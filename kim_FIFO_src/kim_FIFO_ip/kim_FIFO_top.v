==> flow/design.v <==
`timescale 1ns/1ps
module kim_FIFO_control 
# (
	parameter   FIFO_DATA_LENGTH = 32,
	parameter   FIFO_DATA_DEPTH  = 4,
	parameter   FIFO_LOG2_DEPTH  = 2
)
(
	input           						clk,
	input           						rst,
	input           						s_valid,
	output         				 			s_ready,
	input   		[FIFO_DATA_LENGTH-1:0] 	s_data,
	output	wire	[FIFO_DATA_LENGTH-1:0]	w_data,  
	output          						m_valid,
	input           						m_ready,
	output  		[FIFO_DATA_LENGTH-1:0] 	m_data,
	input   wire	[FIFO_DATA_LENGTH-1:0] 	r_data,  
	input	wire	[FIFO_LOG2_DEPTH-1:0]	w_ptr, r_ptr,
	input	wire							w_back_in, r_back_in,
	output	wire							w_hs, r_hs
);
localparam 
	S_RUN 	= 2'b00,
	S_EMPTY = 2'b01,
	S_FULL  = 2'b10;
wire	empty_condi1, empty_condi2, full_condi1, full_condi2; 
wire	empty_en, full_en;
wire	back_eq;
reg		[1:0]	n_state, c_state;
assign w_hs = s_valid && s_ready;
assign m_valid = (c_state != S_EMPTY) || s_valid; 
assign r_hs = m_valid && m_ready;
assign s_ready = (c_state != S_FULL ) || m_ready; 
assign w_data = s_data;
assign m_data = (w_hs && (c_state == S_EMPTY)) ? s_data : r_data; 
assign back_eq = (w_back_in == r_back_in);
assign empty_condi1 = (!back_eq) && (r_ptr == (FIFO_DATA_DEPTH-1)) && (w_ptr == 0);
assign empty_condi2 = back_eq && ( r_ptr == (w_ptr-1));
assign empty_en =  (!w_hs) && (empty_condi1 || empty_condi2);
assign full_condi1 = back_eq && (w_ptr == (FIFO_DATA_DEPTH-1)) && (r_ptr == 0);
assign full_condi2 = (!back_eq) && ( w_ptr == (r_ptr-1));
assign full_en  = (!r_hs) && (full_condi1 || full_condi2);
always @(posedge clk) begin
	if(rst) begin
		c_state <= S_EMPTY;
	end
	else begin
		c_state <= n_state;
	end
end	
always @(*) begin
	n_state = c_state;
	case (c_state)
		S_RUN: 
			if(w_hs && full_en)	
				n_state = S_FULL;
			else if(r_hs && empty_en) 
				n_state = S_EMPTY;
		S_EMPTY:
			if(w_hs && (!r_hs)) 
				n_state = S_RUN;
		S_FULL:
			if(r_hs && (!w_hs))
				n_state = S_RUN;
	endcase
end
endmodule
`timescale 1ns/1ps
module kim_FIFO_mem
# (
	parameter   FIFO_DATA_LENGTH = 32,
	parameter   FIFO_DATA_DEPTH  = 4,
	parameter   FIFO_LOG2_DEPTH  = 2
)
(
	input           						clk,
	input           						rst,
	input   wire           					w_hs,
    input   wire           					r_hs,
    input   wire    [FIFO_DATA_LENGTH-1:0]  data_in,                  
    output  wire     [FIFO_DATA_LENGTH-1:0] data_out,
    output  reg     [FIFO_LOG2_DEPTH-1:0]   w_ptr,
    output  reg     [FIFO_LOG2_DEPTH-1:0]   r_ptr,
    output  reg                             w_back,
    output  reg                             r_back
);
integer i;
reg [FIFO_DATA_LENGTH-1:0]  fifo_mem[FIFO_DATA_DEPTH-1:0];
always @(posedge clk) begin
	if(rst) begin
		w_ptr	<= 0;
		w_back 	<= 0;
        for(i=0; i<FIFO_DATA_DEPTH; i=i+1) begin
            fifo_mem[i] <= {(FIFO_DATA_LENGTH){1'b0}};
        end
	end
	else if(w_hs) begin
		if(w_ptr == (FIFO_DATA_DEPTH-1)) begin
			w_ptr           <= 0;
			w_back 	        <= ~w_back;
            fifo_mem[w_ptr] <= data_in;
		end
		else begin
			w_ptr           <= w_ptr + 1;
			w_back 	        <= w_back;
            fifo_mem[w_ptr] <= data_in;
		end
	end	
end
assign data_out = fifo_mem[r_ptr];
always @(posedge clk ) begin
	if(rst) begin
		r_ptr	<= 0;
		r_back 	<= 0;
	end
	else if(r_hs) begin
		if(r_ptr == (FIFO_DATA_DEPTH-1)) begin
			r_ptr   <= 0;
			r_back 	<= ~r_back;
		end
		else begin
			r_ptr   <= r_ptr + 1;
			r_back 	<= r_back;
		end
	end
end
endmodule
`timescale 1ns/1ps
module kim_FIFO_top 
# (
	parameter   FIFO_DATA_LENGTH = 32,
	parameter   FIFO_DATA_DEPTH  = 4,
	parameter   FIFO_LOG2_DEPTH  = 2
)
(
	input           				clk,
	input           				rst,
	input           				s_valid,
	output         				 	s_ready,
	input   [FIFO_DATA_LENGTH-1:0] 	s_data,
	output          				m_valid,
	input           				m_ready,
	output  [FIFO_DATA_LENGTH-1:0] 	m_data
);
wire	[FIFO_LOG2_DEPTH-1:0]	w_ptr_w, r_ptr_w;
wire							w_back_w, r_back_w;
wire							w_hs_w, r_hs_w;
wire	[FIFO_DATA_LENGTH-1:0]	data_in_w,data_out_w;
kim_FIFO_control #(
	.FIFO_DATA_LENGTH	(FIFO_DATA_LENGTH),
	.FIFO_DATA_DEPTH	(FIFO_DATA_DEPTH),
	.FIFO_LOG2_DEPTH	(FIFO_LOG2_DEPTH)
)	
FIFO_control_u1
(
	.clk		(clk),
	.rst		(rst),
	.s_valid	(s_valid),
	.s_ready	(s_ready),
	.s_data		(s_data ),
	.w_data		(data_in_w),  
	.m_valid	(m_valid),
	.m_ready	(m_ready),
	.m_data		(m_data),  
	.r_data		(data_out_w),  
	.w_ptr		(w_ptr_w), 
	.r_ptr		(r_ptr_w),
	.w_back_in	(w_back_w), 
	.r_back_in	(r_back_w),
	.w_hs		(w_hs_w),
	.r_hs		(r_hs_w)
);
kim_FIFO_mem #(
	.FIFO_DATA_LENGTH	(FIFO_DATA_LENGTH),
	.FIFO_DATA_DEPTH	(FIFO_DATA_DEPTH),
	.FIFO_LOG2_DEPTH	(FIFO_LOG2_DEPTH)
)	
FIFO_mem_u1
(
	.clk		(clk),
	.rst		(rst),
	.w_hs		(w_hs_w),
    .r_hs		(r_hs_w),
    .data_in	(data_in_w),    
    .data_out	(data_out_w),
    .w_ptr		(w_ptr_w),
    .r_ptr		(r_ptr_w),
    .w_back		(w_back_w),
    .r_back		(r_back_w)
);
endmodule
=== Tool chain data of kim_FIFO_top ===
Tool output for the design above, in the order of the flow.
Lines are those of the file above, counted from 1.
Operators: Yosys type, input widths -> output width; for muxes data width and select width s.
Library cell names are shortened.
The mark n/a stands for no value.

* Top module: kim_FIFO_top
* Clock port: clk
* Cell library: sky130hd
* Timing corner: tt_025C_1v80

=== Elaborated design ===
Yosys after proc, flatten, opt, wreduce and memory -nomap, before mapping. Print and check cells are not counted. Equal cells are merged and count once.
Yosys's memory passes give these memory sizes; they may raise the number of words (mostly to a power of two), join words into wider ones and drop unused or constant bits.

* Register bits: 8
* Bits in writable memories: 128
* Memory cells: 1
* Input bits: 36
* Output and inout port bits: 34
* Elaborated cells: 82

{| class="wikitable"
|+ Memory list
! name !! depth !! width !! RTL line !! text
|-
| FIFO_mem_u1.fifo_mem || 4 || 32 || 89 || <nowiki>reg [FIFO_DATA_LENGTH-1:0]  fifo_mem[FIFO_DATA_DEPTH-1:0];</nowiki>
|}

* Add/sub/neg operators: 4
* Equal/unequal tests: 12
* Muxes and demuxes: 27
* Bitwise operators: 3
* Reduce/logical cells: 30

{| class="wikitable"
|+ Operators by type and width
! cell !! number
|-
| $mux 32 || 9
|-
| $eq 2x32->1 || 2
|-
| $reduce_or 32->1 || 1
|-
| $mux 2 || 9
|-
| $logic_and 1x1->1 || 15
|-
| $mux 1 || 8
|-
| $sub 2x1->3 const B || 2
|-
| $eq 2x2->1 const B || 3
|-
| $logic_not 2->1 || 3
|-
| $pmux 2 s3 || 1
|-
| $logic_or 1x1->1 || 4
|-
| $add 2x1->2 const B || 2
|-
| $ne 2x1->1 const B || 2
|-
| $ne 2x2->1 const B || 2
|-
| $reduce_and 2->1 || 2
|-
| $reduce_and 4->1 || 1
|-
| $logic_not 1->1 || 3
|-
| $ne 3x1->1 const B || 1
|-
| $reduce_bool 3->1 || 1
|-
| $not 1->1 || 2
|-
| $eq 2x1->1 const B || 1
|-
| $eq 1x1->1 || 1
|-
| $or 1x1->1 || 1
|}

=== Depth ===
Yosys ltp: most cells in a row. Word level: on the elaborated netlist, between registers, memories and ports. Mapped: between sequential cells and ports; inverters and the memories' decode and read muxes count.

* Word-level depth: 10
* ABC_AREA: 0
* Depth in mapped cells: 7
* Gate-level depth less buffers: 6

=== Synthesis result ===
The flow's flattened synthesis, as Yosys stat reports it; memories are mapped. The netlist is that of the ABC_AREA named above (0 if unset); the other value can give another one.
Totals and module areas in this step are rounded.

{| class="wikitable"
|+ Cell types
! type !! number !! area in all (sq um)
|-
| edfxtp_1 || 128 || 3.84E+03
|-
| and2_1 || 128 || 800.768
|-
| mux4_2 || 32 || 720.691
|-
| mux2_2 || 32 || 360.346
|-
| dfxtp_1 || 11 || 220.211
|-
| ha_1 || 6 || 75.072
|-
| clkbuf_1 || 16 || 60.058
|-
| xnor2_1 || 4 || 35.034
|-
| nand2_1 || 7 || 26.275
|-
| xor2_1 || 3 || 26.275
|-
| a21oi_1 || 5 || 25.024
|-
| nor2_1 || 6 || 22.522
|-
| inv_1 || 5 || 18.768
|-
| or2_2 || 3 || 18.768
|-
| or3_1 || 3 || 18.768
|-
| buf_1 || 4 || 15.014
|-
| buf_2 || 3 || 15.014
|-
| nor3_1 || 3 || 15.014
|}

Other cell types: 21; their cells: 23.

* Mapped cells: 422
* Cell area after synthesis: 6497 sq um
* Area of sequential cells: 4064 sq um
* Mapped flip-flops: 139
* Buffers: 24

By module: a second synthesis without flattening, with its own total; a netlist apart from the flattened one above.

* Cell total of the unflattened synthesis: 458
* Area total of the unflattened synthesis: 6985 sq um

Rows give one instance, submodules left out.

{| class="wikitable"
|+ By module
! module !! instances !! cells !! area (sq um) !! sequential area (sq um)
|-
| kim_FIFO_mem || 1 || 347 || 6002 || 4004
|-
| kim_FIFO_control || 1 || 111 || 983.4 || 60.1
|-
| kim_FIFO_top || 1 || 0 || 0.0 || 0.0
|}

=== Worst setup path after synthesis ===
Source: OpenSTA report_checks on the synthesized netlist (no wires, ideal clock, input and output delay 20% of the period each), path of least setup slack; recovery checks are left aside. Register names are those of the netlist, which keeps one name where synthesis merged equal registers.

* Path kind: reg-to-output
* From: register (name not given)
* To: output port m_data[10]
* Clock period: 2170 ps
* Output delay: 434 ps
* Launch time at the first pin: 0 ps
* Arrival: 1622 ps
* Required time: 1736 ps
* Slack: 114 ps
* Path delay: 1622 ps
* Driving pins on the path: 5
* Path buffers: 2
* Synthesis period reached: 2056 ps

"path delay" = arrival - input delay + setup time.
A path that ends at an output port has no setup time.
"driving pins on the path": output pins that drive a net of the path, with the launching flip-flop's if there is one; two outputs of one cell count as two.
"synthesis period reached" = period - worst setup slack (recovery checks aside). The figure is calculated, with input and output delays left at 20% of the set period.

* Path through: dfxtp_1 clkbuf_1 buf_2 mux4_2 mux2_2

{| class="wikitable"
|+ RTL lines, path post-synthesis
! item !! RTL line !! text
|-
| end: declaration || 144 || <nowiki>output [FIFO_DATA_LENGTH-1:0] m_data</nowiki>
|}

No chain of elaborated cells between the ends is given.

=== Timing after layout ===
From the final timing report of entry A: the path of least setup slack in the routed layout; clock arrival at registers is part of the times.
The report prints the path's times to 10 ps; the period is as set.

* Path kind: reg-to-output
* From: register (name not given)
* To: output port m_data[20]
* Clock period: 2100 ps
* Output delay: 420 ps
* Launch time at the first pin: 410 ps
* Arrival: 2040 ps
* Required time: 1680 ps
* Slack: -360 ps
* Driving pins on the path: 7
* Path buffers: 4

* Path through: dfxtp_4 buf_12 buf_8 buf_16 mux4_2 mux2_4 buf_6

{| class="wikitable"
|+ RTL lines, path after layout
! item !! RTL line !! text
|-
| end: declaration || 144 || <nowiki>output [FIFO_DATA_LENGTH-1:0] m_data</nowiki>
|}

No chain of elaborated cells between the ends is given.

Subject: flow runs of kim_FIFO_top

Hi,

Measured results for kim_FIFO_top: 2 stored runs of the Yosys and OpenROAD flow on sky130hd. The settings differ; the order carries no meaning. The constraints put input and output delay at 20% of the set period each and load the outputs with 0.01 pF.
"period achieved" is the run's clock period less its worst setup slack. It is reckoned from that one timing run; input and output delays stay at 20% of the period that was set.
"time on the worst setup path": the worst setup path's part of the clock period (all of it between registers, 20% less for each end at a port) less its slack. A launch clock that arrives late makes it longer, a capture clock that arrives late makes it shorter.
"total power of the final layout" is the tool's figure for a default switching activity; nothing was simulated.
"time on the worst setup path" is given in steps of 10 ps.
Values from the reports are rounded here.

=== Entry A ===
{| class="wikitable"
! Setting !! Value
|-
| period_ns || 2.1
|-
| CORE_UTILIZATION || 48
|-
| SETUP_SLACK_MARGIN || 0.63
|-
| HOLD_SLACK_MARGIN || -0.02
|-
| CORE_ASPECT_RATIO || 1.44
|-
| TNS_END_PERCENT || 10
|-
| ABC_AREA || 0
|-
| CTS_CLUSTER_SIZE || 48
|-
| CTS_CLUSTER_DIAMETER || 47
|-
| SLEW_MARGIN || 0
|-
| CAP_MARGIN || 20
|-
| CORE_MARGIN || 2
|-
! Result !! Value
|-
| Time on the worst setup path || 2040 ps
|-
| Worst path kind || reg-to-output
|-
| Total negative setup slack || -9033 ps
|-
| Total power of the final layout || 7.444 mW
|-
| Standard-cell area after layout || 9424 sq um
|-
| Utilization in the final report || 0.703
|-
| Lowest setup slack || -360 ps
|-
| Die outline area || 14500 sq um
|-
| Period achieved || 2460 ps
|-
| Area of the synthesized netlist || 6497 sq um
|-
| Worst hold slack in the final report || 514 ps
|}

=== Entry B ===
{| class="wikitable"
! Setting !! Value
|-
| period_ns || 1.42
|-
| CORE_UTILIZATION || 48
|-
| PLACE_DENSITY_LB_ADDON || 0.26
|-
| HOLD_SLACK_MARGIN || 0.15
|-
| CORE_ASPECT_RATIO || 1.69
|-
| CORE_MARGIN || 4
|-
| ABC_AREA || 1
|-
| GPL_ROUTABILITY_DRIVEN || 1
|-
| CTS_CLUSTER_SIZE || 73
|-
| CAP_MARGIN || 35
|-
| SLEW_MARGIN || 30
|-
| MAX_ROUTING_LAYER || met4
|-
! Result !! Value
|-
| Time on the worst setup path || 1850 ps
|-
| Worst path kind || reg-to-output
|-
| Total negative setup slack || -96360 ps
|-
| Total power of the final layout || 13.18 mW
|-
| Standard-cell area after layout || 11090 sq um
|-
| Utilization in the final report || 0.85
|-
| Lowest setup slack || -719 ps
|-
| Die outline area || 15400 sq um
|-
| Period achieved || 2139 ps
|-
| Area of the synthesized netlist || 6441 sq um
|-
| Worst hold slack in the final report || 518 ps
|}

Regards
