==> flow/design.v <==
module acc_v2 (
	input clk,rstb,
    input fill_data, alu_sel,
	input [3:0] alu_out, bus_reg_data,
	input [1:0] high_sel, low_sel, 
	output reg [3:0] acc_high_data, acc_low_data
);
wire [3:0] data_in;
assign data_in = (alu_sel) ? alu_out : bus_reg_data;
always @(posedge clk or negedge rstb)begin
	if(!rstb)begin
		acc_high_data <= 0;
	end	
	else begin
		if(high_sel==2'b00)begin 
			acc_high_data <= acc_high_data;
		end
		else if(high_sel==2'b01)begin  
			if(fill_data) acc_high_data <= {data_in[2:0],acc_low_data[3]};
			else acc_high_data <= {acc_high_data[2:0],acc_low_data[3]};  
		end	
		else if(high_sel==2'b10)begin  
			acc_high_data <= {fill_data,data_in[3:1]}; 
		end	
		else acc_high_data <= fill_data;  
	end	
end
always @(posedge clk or negedge rstb)begin
	if(!rstb)begin
		acc_low_data <= 0;
	end		
	else begin
		if(low_sel==2'b00)begin  
			acc_low_data <= acc_low_data;
		end
		else if(low_sel==2'b01)begin  
			acc_low_data <= {acc_low_data[2:0],fill_data}; 
		end	
		else if(low_sel==2'b10)begin  
			acc_low_data[3] <= data_in[0];
			acc_low_data[2:0] <= acc_low_data[3:1];
		end	
		else acc_low_data <= data_in; 
	end	
end
endmodule
module add_subNbit_v2 #(parameter N = 4)(
    input [N-1:0] A,  
    input [N-1:0] B,
    input Cin,
    output [N-1:0] S,
    output Cout
  );	
    assign {Cout,S} = A + ( B ^ {N{Cin}} ) + Cin; 
endmodule
module alu_acc_v1(
    input clk, rstb,
    input op_add, op_sub,  
	input op_and, op_or,
    input [3:0] bus_reg_data1,  
	input [3:0] bus_reg_data2,  
	input mul_en, div_en,  
	output wire [3:0] acc_high_data, acc_low_data,
    output zero_flag, sign_flag, carry_flag
);
wire Cout_w;
wire [1:0] high_sel_w, low_sel_w;
wire [3:0] alu_out_w;
wire alu_sel_w_mul, alu_sel_w_div;
wire mul_en_r, div_en_r;  
wire [3:0] multiplicand_to_alu, divisor_to_alu;
wire mul_complete, div_complete;
assign high_sel_w = (mul_en|div_en) ? 3 : (!mul_complete) ? 2 : 
                    (!div_complete) ? 1 : 0;  
assign  low_sel_w = (mul_en|div_en) ? 3 : (!mul_complete) ? 2 :
                    (!div_complete) ? 1 : 0;  
alu_v1 U1(
    .clk(clk),
    .rstb(rstb),
    .op_add(op_add),
    .op_sub(op_sub),
    .op_mul(mul_en_r),
    .op_div(div_en_r),
    .op_and(op_and),
    .op_or(op_or),
    .acc_high_data(acc_high_data),
    .bus_reg_data(bus_reg_data1 | multiplicand_to_alu | divisor_to_alu),
    .alu_out(alu_out_w),
    .zero_flag(zero_flag),
    .sign_flag(sign_flag),
    .carry_flag(carry_flag),
    .Cout(Cout_w)
);
acc_v2 U2(
    .clk(clk),
    .rstb(rstb),
    .fill_data(Cout_w),
    .alu_sel(alu_sel_w_mul | alu_sel_w_div),
    .alu_out(alu_out_w),
    .bus_reg_data(bus_reg_data2),
    .high_sel(high_sel_w),
    .low_sel(low_sel_w),
    .acc_high_data(acc_high_data),
    .acc_low_data(acc_low_data)
);
mul_control_v2 U3(
    .clk(clk),
    .rstb(rstb),
    .acc_lsb(acc_low_data[0]),
    .mul_en(mul_en),
    .multiplicand(bus_reg_data1),
    .alu_sel(alu_sel_w_mul),
    .add_en(mul_en_r),
    .mul_complete(mul_complete),
    .multiplicand_to_alu(multiplicand_to_alu)
);
div_control_v1 U4(
    .clk(clk),
    .rstb(rstb),
    .div_en(div_en),
    .divisor(bus_reg_data1),
    .alu_sel(alu_sel_w_div),
    .sub_en(div_en_r),
    .div_complete(div_complete),
    .divisor_to_alu(divisor_to_alu)
);
endmodule	
module alu_v1(
   input clk, rstb,
   input op_add, op_sub, op_mul, op_div,
	input op_and, op_or,
	input [3:0] acc_high_data,
   input [3:0] bus_reg_data,
   output [3:0] alu_out,
   output Cout, zero_flag, sign_flag, carry_flag
);
wire [3:0] alu_out_w;
assign alu_out = (op_and==1) ? acc_high_data & bus_reg_data : 
                 (op_or==1) ? acc_high_data | bus_reg_data : alu_out_w ; 
add_subNbit_v2 #(.N(4)) add_sub4bit(
.A(acc_high_data),
.B(bus_reg_data),
.Cin(op_sub|op_div),
.S(alu_out_w), 
.Cout(Cout)
); 
reg_1bit sign_f(
.clk(clk), .rstb(rstb), .in_en(op_sub), .d( (op_sub&(!Cout)) ), .q(sign_flag)
);
reg_1bit carry_f(
.clk(clk), .rstb(rstb), .in_en(1), .d( (op_add|op_div)&Cout ), .q(carry_flag)
);
reg_1bit zero_f(
.clk(clk), .rstb(rstb), .in_en(1), .d( (alu_out_w == 4'b0000) ), .q(zero_flag)
);
endmodule
module div_control_v1(
	input clk,rstb,
	input div_en,  
	input [3:0] divisor,
	output reg alu_sel, sub_en, div_complete,
	output [3:0] divisor_to_alu
);
reg [2:0] div_count; 
reg [3:0] divisor_save;
assign divisor_to_alu = divisor_save;
always @(posedge clk or negedge rstb)begin
	if(!rstb) begin 
		div_count <= 0;
		sub_en <= 0;
		div_complete <= 1;
		alu_sel <= 0;
		divisor_save <= 0;
	end
	else begin
		if(div_en)begin  
			div_count <= div_count + 1;
			sub_en <= 1;
			div_complete <= 0;
			alu_sel <= 1;
			divisor_save <= divisor;
		end
		else if( (div_count)&&(div_count != 3'b101) )begin
			div_count <= div_count + 1;
			sub_en <= 1;
			div_complete <= 0;
			alu_sel <= 1;
			divisor_save <= divisor_save;
		end
		else begin
			div_count <= 0;
			sub_en <= 0;
			div_complete <= 1;
			alu_sel <= 0;
			divisor_save <= 0;
		end			
	end	
end
endmodule
module mul_control_v2(
	input clk,rstb,
	input acc_lsb,
	input mul_en,  
	input [3:0] multiplicand,
	output reg alu_sel, add_en, mul_complete,  
	output wire [3:0] multiplicand_to_alu
);
reg [2:0] mul_count;
reg [3:0] multiplicand_save;
assign multiplicand_to_alu = (acc_lsb) ? multiplicand_save : 0;
always @(posedge clk or negedge rstb)begin
	if(!rstb) begin 
		mul_count <= 0;
		add_en <= 0;
		mul_complete <= 1;
		alu_sel <= 0;
		multiplicand_save <= 0;
	end
	else begin
		if(mul_en)begin  
			mul_count <= mul_count + 1;
			add_en <= 1;  
		   mul_complete <= 0;
		   alu_sel <= 1;
		   multiplicand_save <= multiplicand;	
		end
		else if((mul_count)&&(mul_count != 3'b100))begin
			mul_count <= mul_count + 1;
			add_en <= 1;
		   mul_complete <= 0;
		   alu_sel <= 1;
			multiplicand_save <= multiplicand_save;
		end
		else begin
			mul_count <= 0; 
			add_en <= 0;
			mul_complete <= 1;
			alu_sel <= 0;
			multiplicand_save <= 0;
		end			
	end	
end
endmodule
module reg_1bit (
   input clk, rstb, in_en, d,
	output reg q
);
always @(posedge clk or negedge rstb)begin
   if(!rstb)begin
      q <= 0;
	end
	else begin
	   if(in_en) q <= d;
	   else q <= q;
	end	
end
endmodule
---- Step by step through the tools: alu_acc_v1 ----
The steps from the RTL of alu_acc_v1 to its reports follow in flow order.
Line numbers count from 1 in the design file above.
Operators carry their Yosys type and port widths (W data, S select, Z words).
Library cell names are shortened.
Not given: -
design
  top ..................................... alu_acc_v1
  clock port .............................. clk
  standard-cell library ................... sky130hd
  timing corner ........................... tt_025C_1v80

---- Elaborated design ----
Counts by Yosys on the flattened word-level netlist (proc, flatten, opt, wreduce; memories kept). Register bits leave out memories and registers merged into their read ports (data or address). Print and check cells are left out. Cells with the same type and inputs are merged into one.
operators by class
  reduce/logical cells .................... 5
  mux-type cells .......................... 30
  add/subtract/negate cells ............... 4
  eq/ne operators ......................... 6
  bitwise operators ....................... 11
operators by type and width
  operator               count
  $mux W4                11
  $mux W3                6
  $or A4 B4 Y4           3
  $mux W1                11
  $add A3 B1 Y3 const B  2
  $logic_and A3 B1 Y1    2
  $ne A3 B3 Y1 const B   2
  $add A4 B5 Y5          1
  $add A5 B1 Y5          1
  $or A1 B1 Y1           4
  $ne A2 B2 Y1 const B   2
  $and A4 B4 Y4          1
  $xor A4 B4 Y4          1
  $logic_not A4 Y1       1
  $mux W2                2
  $and A1 B1 Y1          2
  $eq A2 B1 Y1 const B   1
  $eq A2 B2 Y1 const B   1
  $logic_not A2 Y1       1
  $logic_not A1 Y1       1
storage and ports
  cells after elaboration ................. 70
  flip-flop bits (word level) ............. 29
  output and inout port bits .............. 11
  input port bits ......................... 16

---- Longest topological paths ----
Depth = most cells in a row (Yosys ltp): at word level without a register or memory, in the mapped netlist without a sequential cell, where the memories' decode and read muxes count.
logic depth
  depth after elaboration ................. 11
  ABC_AREA ................................ 0
  gate-level depth with buffers ........... 9
  mapped depth without buffers ............ 9

---- Mapped cells and area ----
The flow's flattened synthesis, as Yosys stat reports it; memories are mapped. The netlist is that of the ABC_AREA named above (0 if unset); the other value can give another one.
Totals and module areas in this step are rounded.
mapped netlist
  cell count .............................. 174
  buffers ................................. 7
  chip area (Yosys) ....................... 1660 sq um
  sequential part of the area ............. 703 sq um
  mapped flip-flops ....................... 28
cells by type
  type      count  area in all (sq um)
  dfrtp_1   26     650.624
  nand2_1   25     93.84
  ha_1      7      87.584
  mux2i_1   7      70.067
  o21ai_0   14     70.067
  dfstp_2   2      52.55
  inv_1     14     52.55
  nand2b_1  6      37.536
  xnor2_1   4      35.034
  nor2_1    8      30.029
  a311oi_1  3      26.275
  a32oi_1   3      26.275
  xor2_1    3      26.275
  a211oi_2  2      25.024
  a21oi_1   5      25.024
  nand3_1   5      25.024
  nor2b_1   4      25.024
  clkbuf_1  6      22.522
Not listed: further types 27, cells in them 30.
By module: a second synthesis without flattening, with its own total; a netlist apart from the flattened one above.
unflattened totals
  cells (unflattened synthesis) ........... 171
  area total of the unflattened synthesis .. 1710 sq um
Rows give one instance, submodules left out.
modules
  module                 instances  cells  seq. area (sq um)  area (sq um)
  acc_v2                 1          47     200                495
  div_control_v1         1          36     226                398
  mul_control_v2         1          29     201                328
  add_subNbit_v2 #(N=4)  1          20     0.0                180
  alu_v1                 1          24     0.0                138
  reg_1bit               3          2      25.0               40.0
  alu_acc_v1             1          9      0.0                47.5

---- Worst setup path after synthesis ----
Path of least setup slack by OpenSTA after synthesis, without wires, with an ideal clock, recovery checks aside; 20% of the period is set as input and as output delay. Where synthesis merged equal registers, the netlist keeps one of their names.
timing post-synthesis
  path kind ............................... input -> register
  start point ............................. input bus_reg_data1[0]
  end point ............................... register U2.acc_high_data[2]
  external input delay .................... 0.560 ns
  time at the first pin ................... 0.560 ns
  period .................................. 2.8 ns
  setup slack ............................. 0.237 ns
  data arrival time ....................... 2.468 ns
  data required time ...................... 2.705 ns
  setup time .............................. 0.095 ns
  path delay .............................. 2.003 ns
  path buffers ............................ 0
  stages on the path ...................... 7
  synthesis period reached ................ 2.563 ns
"path delay" = arrival - input delay + setup time.
"stages on the path": output pins that drive a net of the path, with the launching flip-flop's if there is one; two outputs of one cell count as two.
"synthesis period reached" is the clock period less the worst setup slack; recovery checks do not enter. This is arithmetic on one report: input and output delays are still those of the set period (20% each).
The rows between start and end are the longest chain of elaborated cells between them; the timing report does not say that the signal goes this way. Where chains are equally long, one stands for them.
Each line given opens the expression or statement behind the cell; cells for indexed reads and writes are added by Yosys, which also makes memories of some case tables.
At most two assigning lines are given for a register; there are more.
between the ends, post-synthesis
  cell sequence ........................... a211oi_2 -> mux2_4 -> fa_1 -> a221oi_2 -> a32oi_1 -> and3_1 -> o32ai_2
  cells in the longest elaborated chain ... 10
  elaborated cells between the ends (all ways) .. 11
  source lines of those cells ............. 8
  classes of those cells .................. 2 x add/sub; 6 x mux; 3 x logic
ends and longest elaborated chain, post-synthesis
  element          line  source
  start, declared  60    input [3:0] bus_reg_data1,
  $or A4 B4 Y4 x2  87    .bus_reg_data(bus_reg_data1 | multiplicand_to_alu | divisor_to_alu),
  $xor A4 B4 Y4    54    assign {Cout,S} = A + ( B ^ {N{Cin}} ) + Cin;
  $add A4 B5 Y5    54
  $add A5 B1 Y5    54
  $mux W4          139   (op_or==1) ? acc_high_data | bus_reg_data : alu_out_w ;
  $mux W4          138   assign alu_out = (op_and==1) ? acc_high_data & bus_reg_data :
  $mux W4          9     assign data_in = (alu_sel) ? alu_out : bus_reg_data;
  $mux W4          22    else if(high_sel==2'b10)begin
  $mux W4          18    else if(high_sel==2'b01)begin
  end, assigned    16    acc_high_data <= acc_high_data;
  end, assigned    19    if(fill_data) acc_high_data <= {data_in[2:0],acc_low_data[3]};
  end, declared    6     output reg [3:0] acc_high_data, acc_low_data

---- Path in the finished layout ----
From the final timing report of run 1: the path of least setup slack in the routed layout; clock arrival at registers is part of the times.
timing after layout
  path kind ............................... input -> register
  start point ............................. input bus_reg_data1[2]
  end point ............................... register U2.acc_high_data[2]
  setup slack ............................. 1.14 ns
  stages on the path ...................... 9
  period .................................. 4.98 ns
  setup time .............................. 0.08 ns
  time at the first pin ................... 1.00 ns
  data arrival time ....................... 4.05 ns
  external input delay .................... 1.00 ns
  data required time ...................... 5.19 ns
  path buffers ............................ 1
The rows between start and end are the longest chain of elaborated cells between them; the timing report does not say that the signal goes this way. Where chains are equally long, one stands for them.
At most two assigning lines are given for a register; there are more.
between the ends, after layout
  cell sequence ........................... clkdlybuf4s50_1 -> a211oi_1 -> xor2_1 -> ha_1 -> nor2b_1 -> o21ai_0 -> nand2_1 -> and3_1 -> o32ai_2
  cells in the longest elaborated chain ... 10
  elaborated cells between the ends (all ways) .. 11
  source lines of those cells ............. 8
  classes of those cells .................. 2 x add/sub; 6 x mux; 3 x logic
ends and longest elaborated chain, after layout
  element          line  source
  start, declared  60    input [3:0] bus_reg_data1,
  $or A4 B4 Y4 x2  87    .bus_reg_data(bus_reg_data1 | multiplicand_to_alu | divisor_to_alu),
  $xor A4 B4 Y4    54    assign {Cout,S} = A + ( B ^ {N{Cin}} ) + Cin;
  $add A4 B5 Y5    54
  $add A5 B1 Y5    54
  $mux W4          139   (op_or==1) ? acc_high_data | bus_reg_data : alu_out_w ;
  $mux W4          138   assign alu_out = (op_and==1) ? acc_high_data & bus_reg_data :
  $mux W4          9     assign data_in = (alu_sel) ? alu_out : bus_reg_data;
  $mux W4          22    else if(high_sel==2'b10)begin
  $mux W4          18    else if(high_sel==2'b01)begin
  end, assigned    16    acc_high_data <= acc_high_data;
  end, assigned    19    if(fill_data) acc_high_data <= {data_in[2:0],acc_low_data[3]};
  end, declared    6     output reg [3:0] acc_high_data, acc_low_data

Appendix: measured runs

Design alu_acc_v1 on sky130hd. What follows are 2 stored runs of the flow, each under its own settings; their order means nothing. The constraints put input and output delay at 20% of the set period each and load the outputs with 0.01 pF.
"period achieved" means the clock period less the worst setup slack. The figure is calculated, with input and output delays left at 20% of the set period.
"time on the worst setup path": the worst setup path's part of the clock period (all of it between registers, 20% less for each end at a port) less its slack. A launch clock that arrives late makes it longer, a capture clock that arrives late makes it shorter.
"total design power": no workload was simulated; the value follows from the tool's default switching activity.
The results are shown rounded.

---- run 1 ----
settings
  period_ns = 4.98
  CORE_UTILIZATION = 15
  SETUP_SLACK_MARGIN = -0.28
  PLACE_DENSITY = 0.63
  CELL_PAD_IN_SITES_GLOBAL_PLACEMENT = 3
  CELL_PAD_IN_SITES_DETAIL_PLACEMENT = 0
  TNS_END_PERCENT = 5
  CTS_CLUSTER_SIZE = 61
  CTS_CLUSTER_DIAMETER = 274
  CAP_MARGIN = 0
  SLEW_MARGIN = 10
  MIN_ROUTING_LAYER = met2
  CORE_MARGIN = 2
results
  post-route utilization .................. 0.198
  total design power ...................... 0.946 mW
  worst setup slack after layout .......... 1.14 ns
  time on the worst setup path ............ 2.84 ns
  worst setup path type ................... input -> register
  post-synthesis cell area ................ 1660 sq um
  full die area ........................... 12000 sq um
  period achieved ......................... 3.841 ns
  lowest hold slack ....................... 0.434 ns
  standard-cell area after routing ........ 2150 sq um

---- run 2 ----
settings
  period_ns = 2.82
  CORE_UTILIZATION = 24
  CAP_MARGIN = 20
  CORE_MARGIN = 2
  SLEW_MARGIN = 20
results
  post-route utilization .................. 0.341
  total design power ...................... 1.76 mW
  worst setup slack after layout .......... 0.128 ns
  time on the worst setup path ............ 2.13 ns
  worst setup path type ................... input -> register
  post-synthesis cell area ................ 1660 sq um
  full die area ........................... 7620 sq um
  period achieved ......................... 2.692 ns
  lowest hold slack ....................... 0.430 ns
  standard-cell area after routing ........ 2300 sq um
